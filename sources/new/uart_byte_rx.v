==> flow/design.v <==
module uart_byte_rx(
    input Clk,               
    input Reset_n,           
    input uart_rx,           
    output reg Rx_Done,      
    output reg [7:0] Rx_Data,  
    output reg Frame_Error   
);
    parameter CLOCK_FREQ = 50_000_000;   
    parameter BAUD = 115200;             
    parameter MCNT_BAUD = CLOCK_FREQ / BAUD - 1;  
    reg [7:0] r_Rx_Data;                 
    reg [29:0] baud_div_cnt;             
    reg en_baud_cnt;                     
    reg [3:0] bit_cnt;                   
    reg dff0_uart_rx, dff1_uart_rx;      
    reg r_uart_rx;                       
    reg [2:0] stop_bit_sample;           
    wire nedge_uart_rx;                  
    wire w_Rx_Done;                      
    always @(posedge Clk or negedge Reset_n) begin
        if (!Reset_n) begin
            baud_div_cnt <= 0;
            en_baud_cnt <= 0;
            bit_cnt <= 0;
            r_Rx_Data <= 8'd0;
            Rx_Data <= 8'd0;
            Rx_Done <= 0;
            Frame_Error <= 0;
            stop_bit_sample <= 3'b111;  
        end else begin
            if (en_baud_cnt) begin
                if (baud_div_cnt == MCNT_BAUD)
                    baud_div_cnt <= 0;  
                else
                    baud_div_cnt <= baud_div_cnt + 1;  
            end else begin
                baud_div_cnt <= 0;  
            end
            if (en_baud_cnt && baud_div_cnt == MCNT_BAUD) begin
                if (bit_cnt == 9) 
                    bit_cnt <= 0;  
                else
                    bit_cnt <= bit_cnt + 1;  
            end
            if (baud_div_cnt == MCNT_BAUD / 2) begin
                case (bit_cnt)
                    1: r_Rx_Data[0] <= dff1_uart_rx;  
                    2: r_Rx_Data[1] <= dff1_uart_rx;
                    3: r_Rx_Data[2] <= dff1_uart_rx;
                    4: r_Rx_Data[3] <= dff1_uart_rx;
                    5: r_Rx_Data[4] <= dff1_uart_rx;
                    6: r_Rx_Data[5] <= dff1_uart_rx;
                    7: r_Rx_Data[6] <= dff1_uart_rx;
                    8: r_Rx_Data[7] <= dff1_uart_rx;  
                    9: stop_bit_sample <= {stop_bit_sample[1:0], dff1_uart_rx};  
                endcase
            end
            if (w_Rx_Done) begin
                Rx_Done <= 1;  
                Rx_Data <= r_Rx_Data;  
                if (stop_bit_sample[2] + stop_bit_sample[1] + stop_bit_sample[0] < 2)
                    Frame_Error <= 1;  
                else
                    Frame_Error <= 0;  
            end else begin
                Rx_Done <= 0;  
            end
            if (nedge_uart_rx)
                en_baud_cnt <= 1;
            else if (bit_cnt == 9 && baud_div_cnt == MCNT_BAUD)
                en_baud_cnt <= 0;  
        end
    end
    always @(posedge Clk) begin
        dff0_uart_rx <= uart_rx;          
        dff1_uart_rx <= dff0_uart_rx;    
        r_uart_rx <= dff1_uart_rx;       
    end
    assign nedge_uart_rx = (dff1_uart_rx == 0) && (r_uart_rx == 1);
    assign w_Rx_Done = (bit_cnt == 9 && baud_div_cnt == MCNT_BAUD / 2);
endmodule
Tool chain data of uart_byte_rx
What the tools print for uart_byte_rx, step after step. Lines are those of the file above, counted from 1. The mark n/a stands for no value.

Top: uart_byte_rx. Clock input: Clk. Library: sky130hd. Corner: tt_025C_1v80.

After elaboration
Counts by Yosys on the flattened word-level netlist (proc, flatten, opt, wreduce; memories kept). Register bits leave out memories and registers merged into their read ports (data or address). Print and check cells are left out. Cells with the same type and inputs are merged into one.

The figure for output and inout bits is 10. For bits in read-only memories the number is 0. For clocked read ports x word width the number is 0. The entry for bits in latches reads 0. For memory bits (writable) the number is 0. For memory cells the number is 0. Under flip-flop bits (word level) stands 59.

The figure for bitwise gates (word level) is 1. Muxes and demuxes: 7. The figure for div/mod/pow operators is 0. The entry for equal/unequal tests reads 11. The figure for shifts and indexed selects is 0. Order comparisons: 1. Under reduce/logical cells stands 14. Under add/sub/neg operators stands 4. The figure for $mul is 0.

Operators by type and width (count): 30-bit 2-to-1 mux (2); 30-bit by 1-bit adder with 30-bit output (second input constant) (1); 30-bit by 8-bit == test with 1-bit output (second input constant) (1); 30-bit by 9-bit == test with 1-bit output (second input constant) (1); 2-bit AND reduction (9); 4-bit by 3-bit == test with 1-bit output (second input constant) (4); 4-bit by 2-bit == test with 1-bit output (second input constant) (2); 4-bit == test (second input constant) (2); 1-bit logical AND (4); 4-bit by 1-bit adder with 4-bit output (second input constant) (1); 4-bit by 1-bit == test with 1-bit output (second input constant) (1); 4-bit 2-to-1 mux (1); 1-bit 2-to-1 mux (4); 2-bit by 1-bit adder with 3-bit output (1); 3-bit by 2-bit < comparator with 1-bit output (second input constant) (1); 1-bit by 1-bit adder with 2-bit output (1); 2-bit nonzero test (1); 1-bit inverter (1).

Logic depth
Depth = most cells in a row (Yosys ltp): at word level without a register or memory, in the mapped netlist without a sequential cell, where the memories' decode and read muxes count.

For depth after elaboration the number is 4. Under ABC_AREA stands 0. The entry for mapped depth reads 9.

After synthesis
The flow's flattened synthesis, as Yosys stat reports it; memories are mapped. The netlist is that of the ABC_AREA named above (0 if unset); the other value can give another one. Totals and module areas in this step are rounded.

Under mapped cells stands 253. Under sequential part of the area stands 1465 um^2. The entry for mapped area reads 2880 um^2. Under mapped flip-flops stands 59. Under buffer cells stands 10.

Cells by type (count): sky130_fd_sc_hd__dfrtp_1 (53); sky130_fd_sc_hd__xor2_1 (23); sky130_fd_sc_hd__mux2_4 (10); sky130_fd_sc_hd__nor2_1 (37); sky130_fd_sc_hd__mux2_2 (11); sky130_fd_sc_hd__dfstp_2 (3); sky130_fd_sc_hd__nand3_1 (14); sky130_fd_sc_hd__nor4_2 (5); sky130_fd_sc_hd__xnor2_1 (7); sky130_fd_sc_hd__dfxtp_1 (3); sky130_fd_sc_hd__and3_1 (9); sky130_fd_sc_hd__nand4_1 (9); sky130_fd_sc_hd__nand2_1 (14); sky130_fd_sc_hd__ha_1 (4); sky130_fd_sc_hd__nor3_1 (6); sky130_fd_sc_hd__nand4b_1 (3); sky130_fd_sc_hd__nor4b_4 (1); sky130_fd_sc_hd__nand4_4 (1).

Not listed: further types 26, cells in them 40.

Timing after synthesis
Source: OpenSTA report_checks on the synthesized netlist (no wires, ideal clock, input and output delay 20% of the period each), path of least setup slack; recovery checks are left aside. Register names are those of the netlist, which keeps one name where synthesis merged equal registers.

Path type: flip-flop to flip-flop. Start: register baud_div_cnt[27]. End: register Frame_Error. The entry for launch time at the first pin reads 0 ps. The entry for required time reads 2245 ps. For slack the number is 180 ps. Arrival: 2065 ps. Under stages on the path stands 7. The entry for path delay reads 2190 ps. The entry for period reads 2370 ps. For period reached after synthesis the number is 2190 ps.

"path delay" = arrival - input delay + setup time. "stages on the path": output pins that drive a net of the path, with the launching flip-flop's if there is one; two outputs of one cell count as two. "period reached after synthesis" is the clock period less the worst setup slack; recovery checks do not enter. This is arithmetic on one report: input and output delays are still those of the set period (20% each). Between the ends stands the longest chain of elaborated cells between them, by number of cells; it is not shown to be the way that was timed. Of several equally long chains one is given. A line is the first line of the expression or statement that the cell stems from. Yosys adds cells for indexed reads and writes and turns some case tables into memories. At most two assigning lines are given for a register; there are more.

Cells stage by stage: sky130_fd_sc_hd__dfrtp_1 -> sky130_fd_sc_hd__nor4_1 -> sky130_fd_sc_hd__nand4_2 -> sky130_fd_sc_hd__or4b_4 -> sky130_fd_sc_hd__nor2_4 -> sky130_fd_sc_hd__buf_12 -> sky130_fd_sc_hd__mux2_4. Under length of the longest elaborated chain stands 2. The figure for elaborated cells between the ends (all ways) is 2. Classes of those cells: 1 x eq/ne; 1 x reduce/logical.

Ends and longest elaborated chain, post-synthesis: start: declaration (RTL line 13) `reg [29:0] baud_div_cnt;`; start: assignment (RTL line 23) `baud_div_cnt <= 0;`; start: assignment (RTL line 36) `baud_div_cnt <= baud_div_cnt + 1;`; 30-bit by 8-bit == test with 1-bit output (RTL line 81) `assign w_Rx_Done = (bit_cnt == 9 && baud_div_cnt == MCNT_BAUD / 2);`; 1-bit logical AND (RTL line 81); end: assignment (RTL line 63) `Frame_Error <= 1;`; end: assignment (RTL line 65) `Frame_Error <= 0;`; end: declaration (RTL line 7) `output reg Frame_Error`.

Worst path after layout
Path of least setup slack in the final report of job 2 (OpenROAD, finished layout, wires in). Where an end is a register, its clock arrival counts in the times. The path's times are printed in steps of 10 ps; the period is the one set.

Path type: flip-flop to flip-flop. Start: register baud_div_cnt[2]. End: register Frame_Error. The entry for required time reads 2250 ps. Arrival: 2420 ps. For slack the number is -170 ps. Under stages on the path stands 7. The entry for launch time at the first pin reads 330 ps. The entry for period reads 2040 ps.

Between the ends stands the longest chain of elaborated cells between them, by number of cells; it is not shown to be the way that was timed. Of several equally long chains one is given. At most two assigning lines are given for a register; there are more.

Cells stage by stage: sky130_fd_sc_hd__dfrtp_1 -> sky130_fd_sc_hd__nor4_4 -> sky130_fd_sc_hd__nand4_2 -> sky130_fd_sc_hd__or4b_4 -> sky130_fd_sc_hd__nor2_4 -> sky130_fd_sc_hd__buf_12 -> sky130_fd_sc_hd__mux2_4. Under length of the longest elaborated chain stands 2. The figure for elaborated cells between the ends (all ways) is 2. Classes of those cells: 1 x eq/ne; 1 x reduce/logical.

Ends and longest elaborated chain, post-layout: start: declaration (RTL line 13) `reg [29:0] baud_div_cnt;`; start: assignment (RTL line 23) `baud_div_cnt <= 0;`; start: assignment (RTL line 36) `baud_div_cnt <= baud_div_cnt + 1;`; 30-bit by 8-bit == test with 1-bit output (RTL line 81) `assign w_Rx_Done = (bit_cnt == 9 && baud_div_cnt == MCNT_BAUD / 2);`; 1-bit logical AND (RTL line 81); end: assignment (RTL line 63) `Frame_Error <= 1;`; end: assignment (RTL line 65) `Frame_Error <= 0;`; end: declaration (RTL line 7) `output reg Frame_Error`.

--- measured runs ---
Settings and measured results of 2 stored flow runs for module uart_byte_rx (sky130hd), not sorted in any way. The constraints put input and output delay at 20% of the set period each and load the outputs with 0.01 pF. "achieved clock period" is the run's clock period less its worst setup slack. It is reckoned from that one timing run; input and output delays stay at 20% of the period that was set. Results are given in rounded form.

Files of job 1:
==> flow/run.sh <==
#!/bin/bash
# the make line also repeats the synthesis and layout settings of config.mk as NAME=value (left out here)
make -C /OpenROAD-flow-scripts/flow DESIGN_CONFIG=/design/flow/config.mk WORK_HOME=/design/flow/orfs CLKGATE_MAP_FILE= finish
==> flow/config.mk <==
export PLATFORM = sky130hd
export DESIGN_NAME = uart_byte_rx
export DESIGN_NICKNAME = uart_byte_rx
export VERILOG_FILES = /design/flow/design.v
export SDC_FILE = /design/flow/constraint.sdc
export NUM_CORES = 4
export LEC_CHECK = 0
export ABC_AREA = 1
export CAP_MARGIN = 20
export CELL_PAD_IN_SITES_DETAIL_PLACEMENT = 2
export CORE_MARGIN = 2
export CORE_UTILIZATION = 35
export CTS_CLUSTER_DIAMETER = 139
export MIN_ROUTING_LAYER = met1
export PLACE_DENSITY_LB_ADDON = 0.27
export SETUP_SLACK_MARGIN = 0.2
export SLEW_MARGIN = 20
==> flow/constraint.sdc <==
create_clock -name core_clock -period 1.62 [get_ports {Clk}]
set_input_delay 0.3240 -clock core_clock [delete_from_list [all_inputs] [get_ports {Clk}]]
set_output_delay 0.3240 -clock core_clock [all_outputs]
set_load 0.01 [all_outputs]

Outcome of job 1: not finished: routing ended with error DPL-0033.

Files of job 2:
==> flow/run.sh <==
#!/bin/bash
# the make line also repeats the synthesis and layout settings of config.mk as NAME=value (left out here)
make -C /OpenROAD-flow-scripts/flow DESIGN_CONFIG=/design/flow/config.mk WORK_HOME=/design/flow/orfs CLKGATE_MAP_FILE= finish
==> flow/config.mk <==
export PLATFORM = sky130hd
export DESIGN_NAME = uart_byte_rx
export DESIGN_NICKNAME = uart_byte_rx
export VERILOG_FILES = /design/flow/design.v
export SDC_FILE = /design/flow/constraint.sdc
export NUM_CORES = 4
export LEC_CHECK = 0
export ABC_AREA = 0
export CAP_MARGIN = 5
export CELL_PAD_IN_SITES_GLOBAL_PLACEMENT = 3
export CORE_ASPECT_RATIO = 1.64
export CORE_MARGIN = 2
export CORE_UTILIZATION = 32
export CTS_CLUSTER_SIZE = 85
export MIN_ROUTING_LAYER = met1
export SETUP_SLACK_MARGIN = 0.28
export SLEW_MARGIN = 20
==> flow/constraint.sdc <==
create_clock -name core_clock -period 2.04 [get_ports {Clk}]
set_input_delay 0.4080 -clock core_clock [delete_from_list [all_inputs] [get_ports {Clk}]]
set_output_delay 0.4080 -clock core_clock [all_outputs]
set_load 0.01 [all_outputs]

Results of job 2. The area inside the die boundary reads 9799 um^2. The post-synthesis cell area reads 2880 um^2. The measured total negative setup slack is -2283 ps. The achieved clock period stands at 2213 ps. The measured standard-cell area after layout is 3875 um^2. The measured smallest setup slack is -173 ps.
--- end ---
