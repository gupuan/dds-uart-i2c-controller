==> flow/design.v <==
module i2c_bit_shift(
    Clk,
    Rst_n,
    Cmd,
    Go,
    Rx_DATA,
    Tx_DATA,
    Trans_Done,
    ack_o,
    i2c_sclk,
    i2c_sdat
);
    input Clk;               
    input Rst_n;             
    input [5:0]Cmd;          
    input Go;                
    output reg [7:0]Rx_DATA;  
    input [7:0]Tx_DATA;      
    output reg Trans_Done;   
    output reg ack_o;        
    output reg i2c_sclk;     
    inout i2c_sdat;          
    reg i2c_sdat_o;          
    parameter SYS_CLOCK = 50_000_000;   
    parameter SCL_CLOCK = 400_000;      
    localparam SCL_CNT_M = SYS_CLOCK / SCL_CLOCK / 4 - 1;  
    reg i2c_sdat_oe;         
    localparam 
        WR   = 6'b000001,    
        STA  = 6'b000010,    
        RD   = 6'b000100,    
        STO  = 6'b001000,    
        ACK  = 6'b010000,    
        NACK = 6'b100000;    
    reg [19:0]div_cnt;
    reg en_div_cnt;          
    always @(posedge Clk or negedge Rst_n)
        if (!Rst_n)
            div_cnt <= 20'd0;
        else if (en_div_cnt) begin
            if (div_cnt < SCL_CNT_M)
                div_cnt <= div_cnt + 1'b1;
            else
                div_cnt <= 0;
        end else
            div_cnt <= 0;
    wire sclk_plus = div_cnt == SCL_CNT_M;  
    assign i2c_sdat = !i2c_sdat_o && i2c_sdat_oe ? 1'b0 : 1'bz;
    reg [7:0]state;
    localparam
        IDLE      = 8'b00000001,  
        GEN_STA   = 8'b00000010,  
        WR_DATA   = 8'b00000100,  
        RD_DATA   = 8'b00001000,  
        CHECK_ACK = 8'b00010000,  
        GEN_ACK   = 8'b00100000,  
        GEN_STO   = 8'b01000000;  
    reg [4:0]cnt;            
    always @(posedge Clk or negedge Rst_n)
        if (!Rst_n) begin
            Rx_DATA <= 0;
            i2c_sdat_oe <= 1'd0;
            en_div_cnt <= 1'b0;
            i2c_sdat_o <= 1'd1;
            Trans_Done <= 1'b0;
            ack_o <= 0;
            state <= IDLE;
            cnt <= 0;
        end else begin
            case (state)
                IDLE: begin
                    Trans_Done <= 1'b0;
                    i2c_sdat_oe <= 1'd1;
                    if (Go) begin
                        en_div_cnt <= 1'b1;
                        if (Cmd & STA)
                            state <= GEN_STA;
                        else if (Cmd & WR)
                            state <= WR_DATA;
                        else if (Cmd & RD)
                            state <= RD_DATA;
                        else
                            state <= IDLE;
                    end else begin
                        en_div_cnt <= 1'b0;
                        state <= IDLE;
                    end
                end
                GEN_STA: begin
                    if (sclk_plus) begin
                        if (cnt == 3)
                            cnt <= 0;
                        else
                            cnt <= cnt + 1'b1;
                        case (cnt)
                            0: begin i2c_sdat_o <= 1; i2c_sdat_oe <= 1'd1; end
                            1: begin i2c_sclk <= 1; end
                            2: begin i2c_sdat_o <= 0; i2c_sclk <= 1; end
                            3: begin i2c_sclk <= 0; end
                        endcase
                        if (cnt == 3) begin
                            if (Cmd & WR)
                                state <= WR_DATA;
                            else if (Cmd & RD)
                                state <= RD_DATA;
                        end
                    end
                end
                WR_DATA: begin
                    if (sclk_plus) begin
                        if (cnt == 31)
                            cnt <= 0;
                        else
                            cnt <= cnt + 1'b1;
                        case (cnt)
                            0,4,8,12,16,20,24,28: begin i2c_sdat_o <= Tx_DATA[7-cnt[4:2]]; i2c_sdat_oe <= 1'd1; end  
                            1,5,9,13,17,21,25,29: begin i2c_sclk <= 1; end  
                            2,6,10,14,18,22,26,30: begin i2c_sclk <= 1; end  
                            3,7,11,15,19,23,27,31: begin i2c_sclk <= 0; end  
                        endcase
                        if (cnt == 31)
                            state <= CHECK_ACK;
                    end
                end
                RD_DATA: begin
                    if (sclk_plus) begin
                        if (cnt == 31)
                            cnt <= 0;
                        else
                            cnt <= cnt + 1'b1;
                        case (cnt)
                            0,4,8,12,16,20,24,28: begin i2c_sdat_oe <= 1'd0; i2c_sclk <= 0; end  
                            1,5,9,13,17,21,25,29: begin i2c_sclk <= 1; end  
                            2,6,10,14,18,22,26,30: begin i2c_sclk <= 1; Rx_DATA <= {Rx_DATA[6:0], i2c_sdat}; end  
                            3,7,11,15,19,23,27,31: begin i2c_sclk <= 0; end  
                        endcase
                        if (cnt == 31)
                            state <= GEN_ACK;
                    end
                end
                CHECK_ACK: begin
                    if (sclk_plus) begin
                        if (cnt == 3)
                            cnt <= 0;
                        else
                            cnt <= cnt + 1'b1;
                        case (cnt)
                            0: begin i2c_sdat_oe <= 1'd0; i2c_sclk <= 0; end
                            1: begin i2c_sclk <= 1; end
                            2: begin ack_o <= i2c_sdat; i2c_sclk <= 1; end
                            3: begin i2c_sclk <= 0; end
                        endcase
                        if (cnt == 3) begin
                            if (Cmd & STO)
                                state <= GEN_STO;
                            else begin
                                state <= IDLE;
                                Trans_Done <= 1'b1;
                            end
                        end
                    end
                end
                GEN_ACK: begin
                    if (sclk_plus) begin
                        if (cnt == 3)
                            cnt <= 0;
                        else
                            cnt <= cnt + 1'b1;
                        case (cnt)
                            0: begin
                                i2c_sdat_oe <= 1'd1;
                                i2c_sclk <= 0;
                                if (Cmd & ACK)
                                    i2c_sdat_o <= 1'b0;
                                else if (Cmd & NACK)
                                    i2c_sdat_o <= 1'b1;
                            end
                            1: begin i2c_sclk <= 1; end
                            2: begin i2c_sclk <= 1; end
                            3: begin i2c_sclk <= 0; end
                        endcase
                        if (cnt == 3) begin
                            if (Cmd & STO)
                                state <= GEN_STO;
                            else begin
                                state <= IDLE;
                                Trans_Done <= 1'b1;
                            end
                        end
                    end
                end
                GEN_STO: begin
                    if (sclk_plus) begin
                        if (cnt == 3)
                            cnt <= 0;
                        else
                            cnt <= cnt + 1'b1;
                        case (cnt)
                            0: begin i2c_sdat_o <= 0; i2c_sdat_oe <= 1'd1; end
                            1: begin i2c_sclk <= 1; end
                            2: begin i2c_sdat_o <= 1; i2c_sclk <= 1; end
                            3: begin i2c_sclk <= 1; end
                        endcase
                        if (cnt == 3) begin
                            Trans_Done <= 1'b1;
                            state <= IDLE;
                        end
                    end
                end
                default: state <= IDLE;  
            endcase
        end
endmodule
module i2c_control(
    input Clk,                    
    input Rst_n,                  
    input wrreg_req,              
    input rdreg_req,              
    input [15:0] addr,            
    input addr_mode,              
    input [7:0] wrdata,           
    output reg [7:0] rddata,      
    input [7:0] device_id,        
    output reg RW_Done,           
    output reg ack,               
    output i2c_sclk,              
    inout i2c_sdat                
);
    reg [5:0] Cmd;                
    reg [7:0] Tx_DATA;            
    wire Trans_Done;              
    wire ack_o;                   
    reg Go;                       
    wire [15:0] reg_addr;         
    assign reg_addr = addr_mode ? addr : {addr[7:0], addr[15:8]};
    wire [7:0] Rx_DATA;
    localparam 
        WR   = 6'b000001,    
        STA  = 6'b000010,    
        RD   = 6'b000100,    
        STO  = 6'b001000,    
        ACK  = 6'b010000,    
        NACK = 6'b100000;    
    i2c_bit_shift i2c_bit_shift(
        .Clk(Clk),
        .Rst_n(Rst_n),
        .Cmd(Cmd),
        .Go(Go),
        .Rx_DATA(Rx_DATA),
        .Tx_DATA(Tx_DATA),
        .Trans_Done(Trans_Done),
        .ack_o(ack_o),
        .i2c_sclk(i2c_sclk),
        .i2c_sdat(i2c_sdat)
    );
    reg [6:0] state;  
    reg [7:0] cnt;    
    localparam
        IDLE         = 7'b0000001,  
        WR_REG       = 7'b0000010,  
        WAIT_WR_DONE = 7'b0000100,  
        WR_REG_DONE  = 7'b0001000,  
        RD_REG       = 7'b0010000,  
        WAIT_RD_DONE = 7'b0100000,  
        RD_REG_DONE  = 7'b1000000;  
    always @(posedge Clk or negedge Rst_n)
    if (!Rst_n) begin
        Cmd <= 6'd0;
        Tx_DATA <= 8'd0;
        Go <= 1'b0;
        rddata <= 0;
        state <= IDLE;
        ack <= 0;
    end else begin
        case (state)
            IDLE: begin
                cnt <= 0;
                ack <= 0;
                RW_Done <= 1'b0;                    
                if (wrreg_req)
                    state <= WR_REG;
                else if (rdreg_req)
                    state <= RD_REG;
                else
                    state <= IDLE;
            end
            WR_REG: begin
                state <= WAIT_WR_DONE;
                case (cnt)
                    0: write_byte(WR | STA, device_id);       
                    1: write_byte(WR, reg_addr[15:8]);        
                    2: write_byte(WR, reg_addr[7:0]);        
                    3: write_byte(WR | STO, wrdata);         
                    default: ;
                endcase
            end
            WAIT_WR_DONE: begin
                Go <= 1'b0; 
                if (Trans_Done) begin
                    ack <= ack | ack_o;  
                    case (cnt)
                        0: begin cnt <= 1; state <= WR_REG; end
                        1: begin 
                                state <= WR_REG; 
                                cnt <= addr_mode ? 2 : 3; 
                           end
                        2: begin cnt <= 3; state <= WR_REG; end
                        3: state <= WR_REG_DONE;
                        default: state <= IDLE;
                    endcase
                end
            end
            WR_REG_DONE: begin
                RW_Done <= 1'b1;
                state <= IDLE;
            end
            RD_REG: begin
                state <= WAIT_RD_DONE;
                case (cnt)
                    0: write_byte(WR | STA, device_id);        
                    1: write_byte(WR, reg_addr[15:8]);         
                    2: write_byte(WR, reg_addr[7:0]);         
                    3: write_byte(WR | STA, device_id | 8'd1);  
                    4: read_byte(RD | NACK | STO);            
                    default: ;
                endcase
            end
            WAIT_RD_DONE: begin
                Go <= 1'b0; 
                if (Trans_Done) begin
                    if (cnt <= 3)
                        ack <= ack | ack_o;
                    case (cnt)
                        0: begin cnt <= 1; state <= RD_REG; end
                        1: begin 
                                state <= RD_REG; 
                                cnt <= addr_mode ? 2 : 3; 
                           end
                        2: begin cnt <= 3; state <= RD_REG; end
                        3: begin cnt <= 4; state <= RD_REG; end
                        4: state <= RD_REG_DONE;
                        default: state <= IDLE;
                    endcase
                end
            end
            RD_REG_DONE: begin
                RW_Done <= 1'b1;
                rddata <= Rx_DATA;  
                state <= IDLE;                
            end
            default: state <= IDLE;
        endcase
    end
    task read_byte;
        input [5:0] Ctrl_Cmd;
        begin
            Cmd <= Ctrl_Cmd;
            Go <= 1'b1; 
        end
    endtask
    task write_byte;
        input [5:0] Ctrl_Cmd;
        input [7:0] Wr_Byte_Data;
        begin
            Cmd <= Ctrl_Cmd;
            Tx_DATA <= Wr_Byte_Data;
            Go <= 1'b1; 
        end
    endtask
endmodule
* Step by step through the tools: i2c_control
What the tools print for i2c_control, step after step.
Line numbers count from 1 in the design file above.
Operators carry their Yosys type and port widths (W data, S select, Z words).
A cell with n/a has no value.
- Top module :: i2c_control
- Clock port :: Clk
- Cell library :: sky130hd
- Corner :: tt_025C_1v80

* After elaboration
Source: Yosys, flattened and elaborated, memories not mapped. Widths are those after wreduce. Registers that Yosys merges into a memory's read port (data or address) are not register bits. Print and check cells do not count. Equal cells are merged and count once.
- Add/subtract/negate cells :: 3
- $lt $le $gt $ge :: 2
- Equality and inequality tests :: 90
- Shift operators :: 1
- Muxes and demuxes :: 92
- Bitwise operators :: 1
- Reductions and logical operators :: 46
** Operators with widths (number)
- $mux W8 :: 17
- $pmux W8 S4 :: 3
- $eq A5 B5 Y1 const B :: 16
- $pmux W8 S6 :: 1
- $pmux W8 S3 :: 2
- $ne A2 B1 Y1 const B :: 20
- $eq A5 B4 Y1 const B :: 8
- $mux W20 :: 2
- $pmux W6 S3 :: 2
- $pmux W7 S5 :: 1
- $mux W1 :: 35
- $reduce_or A16 Y1 :: 2
- $shiftx A8 B32 Y1 :: 1
- $mux W5 :: 6
- $eq A8 B2 Y1 const B :: 3
- $reduce_or A8 Y1 :: 3
- $reduce_and A11 Y1 :: 2
- $mux W7 :: 3
- $add A20 B1 Y20 const B :: 1
- $lt A20 B5 Y1 const B :: 1
- $eq A20 B5 Y1 const B :: 1
- $eq A5 B3 Y1 const B :: 4
- $reduce_and A3 Y1 :: 6
- $reduce_or A2 Y1 :: 8
- $eq A8 B1 Y1 const B :: 2
- $eq A8 B3 Y1 const B :: 2
- $pmux W8 S2 :: 1
- $mux W16 :: 1
Not listed: further kinds 50, cells in them 81.
- Bits in registers :: 87
- Input port bits :: 37
- Output and inout bits :: 12
- Elaborated cells :: 253

* Longest topological paths
Longest topological path by Yosys (ltp), each cell counted once; first at word level (registers and memories cut), then after technology mapping (sequential cells cut; the memories' decode and read muxes count).
- Depth after elaboration :: 5
- ABC_AREA :: 0
- Gate-level depth with buffers :: 7
- Gate-level depth less buffers :: 6

* Mapped cells and area
The flow's flattened synthesis, as Yosys stat reports it; memories are mapped. The netlist is that of the ABC_AREA named above (0 if unset); the other value can give another one.
** Cells by type
- sky130_fd_sc_hd__dfrtp_1 :: number 44, area in all 1.1E+03 um2
- sky130_fd_sc_hd__ha_1 :: number 9, area in all 112.608 um2
- sky130_fd_sc_hd__dfxtp_1 :: number 5, area in all 100.096 um2
- sky130_fd_sc_hd__o21ai_0 :: number 16, area in all 80.077 um2
- sky130_fd_sc_hd__buf_4 :: number 10, area in all 75.072 um2
- sky130_fd_sc_hd__nor2_1 :: number 20, area in all 75.072 um2
- sky130_fd_sc_hd__edfxtp_1 :: number 2, area in all 60.058 um2
- sky130_fd_sc_hd__dfstp_2 :: number 2, area in all 52.55 um2
- sky130_fd_sc_hd__a21oi_1 :: number 10, area in all 50.048 um2
- sky130_fd_sc_hd__inv_1 :: number 11, area in all 41.29 um2
- sky130_fd_sc_hd__a32o_1 :: number 4, area in all 40.038 um2
- sky130_fd_sc_hd__nand3_1 :: number 8, area in all 40.038 um2
- sky130_fd_sc_hd__a21o_1 :: number 5, area in all 37.536 um2
- sky130_fd_sc_hd__nand2_1 :: number 10, area in all 37.536 um2
- sky130_fd_sc_hd__mux2_2 :: number 3, area in all 33.782 um2
- sky130_fd_sc_hd__nand2b_1 :: number 5, area in all 31.28 um2
- sky130_fd_sc_hd__nor4_1 :: number 5, area in all 31.28 um2
- sky130_fd_sc_hd__o31ai_1 :: number 4, area in all 30.029 um2
Other cell types: 35; their cells: 63.
- Mapped cells :: 236
- Mapped area :: 2511.2 um2
- Area of sequential cells :: 1313.8 um2
- Mapped flip-flops :: 53
- Buffer cells :: 18
By module: a second synthesis without flattening, with its own total; a netlist apart from the flattened one above.
- Cells (unflattened synthesis) :: 329
- Area (unflattened synthesis) :: 3462.1 um2
Rows give one instance, submodules left out.
** By module
- i2c_control :: instances 1, cells 186, area 1823.0 um2, sequential area 857.1 um2
- i2c_bit_shift :: instances 1, cells 143, area 1639.1 um2, sequential area 882.1 um2

* Worst setup path after synthesis
Path of least setup slack by OpenSTA after synthesis, without wires, with an ideal clock, recovery checks aside; 20% of the period is set as input and as output delay. Where synthesis merged equal registers, the netlist keeps one of their names.
- Path type :: flip-flop to flip-flop
- Start :: register i2c_bit_shift.cnt[0]
- End :: register i2c_bit_shift.cnt[2]
- Clock period :: 1.9 ns
- Library setup time :: 0.076 ns
- Launch time at the first pin :: 0.000 ns
- Data arrival time :: 1.593 ns
- Required time :: 1.824 ns
- Setup slack :: 0.230 ns
- Delay of the path :: 1.669 ns
- Stages :: 7
- Buffers on the path :: 0
- Period reached after synthesis :: 1.67 ns
"delay of the path" is the arrival time less input delay plus setup time.
"stages": output pins that drive a net of the path, with the launching flip-flop's if there is one; two outputs of one cell count as two.
"period reached after synthesis" = period - worst setup slack (recovery checks aside). The figure is calculated, with input and output delays left at 20% of the set period.
Between the ends stands the longest chain of elaborated cells between them, by number of cells; it is not shown to be the way that was timed. Of several equally long chains one is given.
Each line given opens the expression or statement behind the cell; cells for indexed reads and writes are added by Yosys, which also makes memories of some case tables.
A register here has more assigning lines than the two given.
- Cell sequence :: sky130_fd_sc_hd__dfrtp_1 sky130_fd_sc_hd__ha_1 sky130_fd_sc_hd__and3_1 sky130_fd_sc_hd__ha_1 sky130_fd_sc_hd__mux2i_4 sky130_fd_sc_hd__o2111ai_2 sky130_fd_sc_hd__o21ai_1
- Length of the longest elaborated chain :: 4
- Elaborated cells between the ends (all ways) :: 8
- Those cells by class :: 1 x add/sub; 2 x eq/ne; 5 x mux
** Ends and longest elaborated chain, after synthesis
- start: declaration :: RTL line 58 : reg [4:0]cnt;
- start: assignment :: RTL line 94 : cnt <= cnt + 1'b1;
- start: assignment :: RTL line 114 : cnt <= cnt + 1'b1;
- $add A5 B1 Y5 :: RTL line 197 : cnt <= cnt + 1'b1;
- $mux W5 :: RTL line 194 : if (cnt == 3)
- $mux W5 :: RTL line 193 : if (sclk_plus) begin
- $pmux W5 S2 :: RTL line 70 : case (state)
- end: assignment :: RTL line 94
- end: assignment :: RTL line 114
- end: declaration :: RTL line 58

* Worst path after layout
From the final timing report of run 1: the path of least setup slack in the routed layout; clock arrival at registers is part of the times.
- Path type :: flip-flop to flip-flop
- Start :: register i2c_bit_shift.div_cnt[10]
- End :: register i2c_bit_shift.i2c_sclk
- Clock period :: 2.08 ns
- Library setup time :: 0.29 ns
- Launch time at the first pin :: 0.30 ns
- Data arrival time :: 1.86 ns
- Required time :: 2.08 ns
- Setup slack :: 0.23 ns
- Stages :: 5
- Buffers on the path :: 0
Between the ends stands the longest chain of elaborated cells between them, by number of cells; it is not shown to be the way that was timed. Of several equally long chains one is given.
A register here has more assigning lines than the two given.
Only ways into the end's enable, where the timed path ends, are counted here.
- Cell sequence :: sky130_fd_sc_hd__dfrtp_1 sky130_fd_sc_hd__nor4_1 sky130_fd_sc_hd__and4_2 sky130_fd_sc_hd__o211a_1 sky130_fd_sc_hd__nor3b_1
- Length of the longest elaborated chain :: 3
- Elaborated cells between the ends (all ways) :: 7
- RTL lines with such cells :: 1
- Those cells by class :: 6 x eq/ne; 1 x reduce/logical
** Ends and longest elaborated chain, after layout
- start: declaration :: RTL line 35 : reg [19:0]div_cnt;
- start: assignment :: RTL line 39 : div_cnt <= 20'd0;
- start: assignment :: RTL line 42 : div_cnt <= div_cnt + 1'b1;
- $eq A20 B5 Y1 :: RTL line 47 : wire sclk_plus = div_cnt == SCL_CNT_M;
- $ne A2 B1 Y1
- $reduce_and A11 Y1
- end: assignment :: RTL line 97 : 1: begin i2c_sclk <= 1; end
- end: assignment :: RTL line 98 : 2: begin i2c_sdat_o <= 0; i2c_sclk <= 1; end
- end: declaration :: RTL line 21 : output reg i2c_sclk;

Add stored flow runs of i2c_control

Settings and measured results of 2 stored flow runs for module i2c_control (sky130hd), not sorted in any way. The constraints put input and output delay at 20% of the set period each and load the outputs with 0.01 pF.
"achieved clock period" = clock period - worst setup slack. The figure is calculated, with input and output delays left at 20% of the set period.
"time of the worst setup path" means the part of the period allowed to the worst setup path (the constraints hold back 20% at inputs and 20% at outputs) less its slack; where the path has registers, the arrival times of their clocks count too.
"power" rests on the timing tool's default activity at the inputs, not on a simulated workload.

** Run 1
- Settings :: period_ns=2.08; CORE_UTILIZATION=35; CAP_MARGIN=20; CORE_MARGIN=2; SLEW_MARGIN=20
- Overall die area :: 7868.6 um2
- Standard-cell area of the final layout :: 2829.0 um2
- Total negative setup slack :: 0.000 ns
- Achieved clock period :: 1.853 ns
- Worst setup slack after layout :: 0.227 ns
- Chip area after synthesis (Yosys) :: 2511.2 um2
- Utilization :: 41.2%
- Power :: 0.001724 W
- Time of the worst setup path :: 1.85 ns
- Worst setup path type :: flip-flop to flip-flop

** Run 2
- Settings :: period_ns=2.68; CORE_UTILIZATION=62; SETUP_SLACK_MARGIN=-0.2; PLACE_DENSITY=0.48; CELL_PAD_IN_SITES_DETAIL_PLACEMENT=0; GPL_ROUTABILITY_DRIVEN=1; CTS_CLUSTER_DIAMETER=233; CAP_MARGIN=25; MAX_ROUTING_LAYER=met4; CORE_MARGIN=2; SLEW_MARGIN=20
- Overall die area :: 4575.2 um2
- Standard-cell area of the final layout :: 2747.6 um2
- Total negative setup slack :: 0.000 ns
- Achieved clock period :: 2.076 ns
- Worst setup slack after layout :: 0.604 ns
- Chip area after synthesis (Yosys) :: 2511.2 um2
- Utilization :: 69.7%
- Power :: 0.001372 W
- Time of the worst setup path :: 2.08 ns
- Worst setup path type :: flip-flop to flip-flop
